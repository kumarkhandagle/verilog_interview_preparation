==> flow/design.v <==
module simple_ram(
input wr,  
input clk,
input [3:0] addr, din,
  output reg [3:0] dout  
);
reg [63:0] mem [3:0];  
  always@(posedge clk)
    begin
      if(wr == 1)
        mem[addr] <= din;
      else
        dout <= mem[addr];
    end
endmodule
* From RTL to reports: simple_ram *
What the tools print for simple_ram, step after step.
Line numbers count from 1 in the design file above.
Operators: Yosys type, input widths -> output width; for muxes data width and select width s.
Cell names lack the library's common part.
Not given: -

inputs
  top module = simple_ram
  clock = clk
  cell library = sky130hd
  timing corner = tt_025C_1v80

* Elaborated design *
Source: Yosys, flattened and elaborated, memories not mapped. Widths are those after wreduce; folded enables and synchronous resets count as part of the registers. Registers that Yosys merges into a memory's read port (data or address) are not register bits. Print and check cells do not count. Equal cells are merged and count once.
Yosys's memory passes give these memory sizes; they may raise the number of words (mostly to a power of two), join words into wider ones and drop unused or constant bits.

bit counts
  output and inout bits = 4
  input port bits = 10
  cells after elaboration = 5
  register bits after elaboration = 0
  memory bits (read-only) = 0
  bits in latches = 0
  clocked read ports x word width = 64
  RAM bits = 256
  memories kept = 1

cells by class
  reduce/logical cells = 1
  equality and inequality tests = 0
  shift-type cells = 0
  multipliers = 0
  add/subtract/negate cells = 0
  $lt $le $gt $ge = 0
  div/mod/pow operators = 0
  bitwise operators = 0
  muxes and demuxes = 3

memories
  memory  words  width  read ports  wr ports  line  RTL
  mem     4      64     1           1         7     reg [63:0] mem [3:0];

operators with widths
  kind             number
  $mux 64          1
  $mux 2           1
  $logic_not 1->1  1
  $mux 1           1

* Depth *
Longest topological path by Yosys (ltp), each cell counted once; first at word level (registers and memories cut), then after technology mapping (sequential cells cut; the memories' decode and read muxes count).

logic depth
  word-level depth = 1
  ABC_AREA = 0
  mapped depth = 2
  mapped depth without buffers = 1

* Mapped cells and area *
Yosys stat after the flow's synthesis: flattened, memories mapped to cells. It holds for the ABC_AREA given above (unset counts as 0); a run with the other value may have another netlist.

cells by type
  cell      number  total area (µm²)
  edfxtp_1  20      600.576
  mux4_2    4       90.086
  and3b_2   2       20.019
  buf_6     1       11.261
  and3_2    1       7.507
  nor3b_1   1       7.507
  inv_1     1       3.754

synthesis totals
  flip-flops = 20
  sequential area = 600.6 µm²
  buffer cells = 1
  mapped area = 740.7 µm²
  standard cells after synthesis = 30

* Path before layout *
Path of least setup slack by OpenSTA after synthesis, without wires, with an ideal clock, recovery checks aside; 20% of the period is set as input and as output delay. Where synthesis merged equal registers, the netlist keeps one of their names.

timing after synthesis
  kind = input to register
  start = input addr[0]
  end = memory mem[0][0]
  stages = 2
  time at the first pin = 0.244 ns
  arrival = 0.770 ns
  path buffers = 1
  input delay = 0.244 ns
  period = 1.22 ns
  slack = 0.083 ns
  setup time = 0.367 ns
  data required time = 0.853 ns
  path delay = 0.893 ns
  period reached after synthesis = 1.137 ns

"path delay" is the arrival time less input delay plus setup time.
"stages": output pins that drive a net of the path, with the launching flip-flop's if there is one; two outputs of one cell count as two.
"period reached after synthesis" is the clock period less the worst setup slack; recovery checks do not enter. This is arithmetic on one report: input and output delays are still those of the set period (20% each).
Between the ends stands the longest chain of elaborated cells between them, by number of cells; it is not shown to be the way that was timed. Of several equally long chains one is given.
A line is the first line of the expression or statement that the cell stems from. Yosys adds cells for indexed reads and writes and turns some case tables into memories.

between the ends, after synthesis
  cells stage by stage = buf_6 -> nor3b_1
  cells in the longest elaborated chain = 1
  elaborated cells on any way between the ends = 1
  source lines of those cells = 1
  those cells by class = mux: 1

ends and longest elaborated chain, after synthesis
  what             line  RTL
  start, declared  4     input [3:0] addr, din,
  $mux 2           10    if(wr == 1)
  end, declared    7     reg [63:0] mem [3:0];

* Timing after layout *
From the final timing report of flow run B: the path of least setup slack in the routed layout; clock arrival at registers is part of the times.

timing post-layout
  kind = input to register
  start = input addr[0]
  end = register dout[2]
  arrival = 1.70 ns
  stages = 2
  path buffers = 1
  setup time = 0.26 ns
  data required time = 2.07 ns
  input delay = 0.42 ns
  period = 2.08 ns
  slack = 0.37 ns
  time at the first pin = 0.42 ns

between the ends, post-layout
  cells stage by stage = clkdlybuf4s50_1 -> mux4_2
  cells in the longest elaborated chain = 0
  elaborated cells on any way between the ends = 0
  source lines of those cells = 0

ends and longest elaborated chain, post-layout
  what             line  RTL
  start, declared  4     input [3:0] addr, din,
  end, declared    5     output reg [3:0] dout

==> runs of simple_ram <==
Settings and measured results of 2 stored flow runs for module simple_ram (sky130hd), not sorted in any way. The constraints put input and output delay at 20% of the set period each and load the outputs with 0.01 pF.
"achieved clock period (ns)" is the run's clock period less its worst setup slack. It is reckoned from that one timing run; input and output delays stay at 20% of the period that was set.
"worst setup path time (ns)" is the time allowed to the run's worst setup path (the clock period less input and output delay, where it has them) less its slack. Clock arrival times count: a late capture clock shortens it, a late launch clock lengthens it.
"finish__power__total" rests on the timing tool's default activity at the inputs, not on a simulated workload.

settings of flow run A
{
  "period_ns": 1.82,
  "CORE_UTILIZATION": 72,
  "PLACE_DENSITY": 0.86,
  "TNS_END_PERCENT": 5,
  "GPL_ROUTABILITY_DRIVEN": 0,
  "CTS_CLUSTER_DIAMETER": 187,
  "CAP_MARGIN": 30,
  "SLEW_MARGIN": 40,
  "MAX_ROUTING_LAYER": "met5",
  "CORE_MARGIN": 2
}
report of flow run A: did not finish, place, DPL-0033

settings of flow run B
{
  "period_ns": 2.08,
  "CORE_UTILIZATION": 15,
  "SETUP_SLACK_MARGIN": -0.14,
  "PLACE_DENSITY_LB_ADDON": 0.03,
  "CORE_ASPECT_RATIO": 1.88,
  "GPL_TIMING_DRIVEN": 1,
  "CAP_MARGIN": 20,
  "CORE_MARGIN": 2,
  "SLEW_MARGIN": 20
}
report of flow run B
yosys chip area after synthesis (um^2): 740.7
finish__design__die__area: 5544.3
finish__design__instance__area__stdcell: 964.7
finish__design__instance__utilization: 0.2003
finish__timing__setup__ws: 0.366
finish__timing__setup__tns: 0.000
finish__timing__hold__ws: 0.636
finish__power__total: 7.748e-04
achieved clock period (ns): 1.714
worst setup path time (ns): 1.30
worst setup path kind: input to register
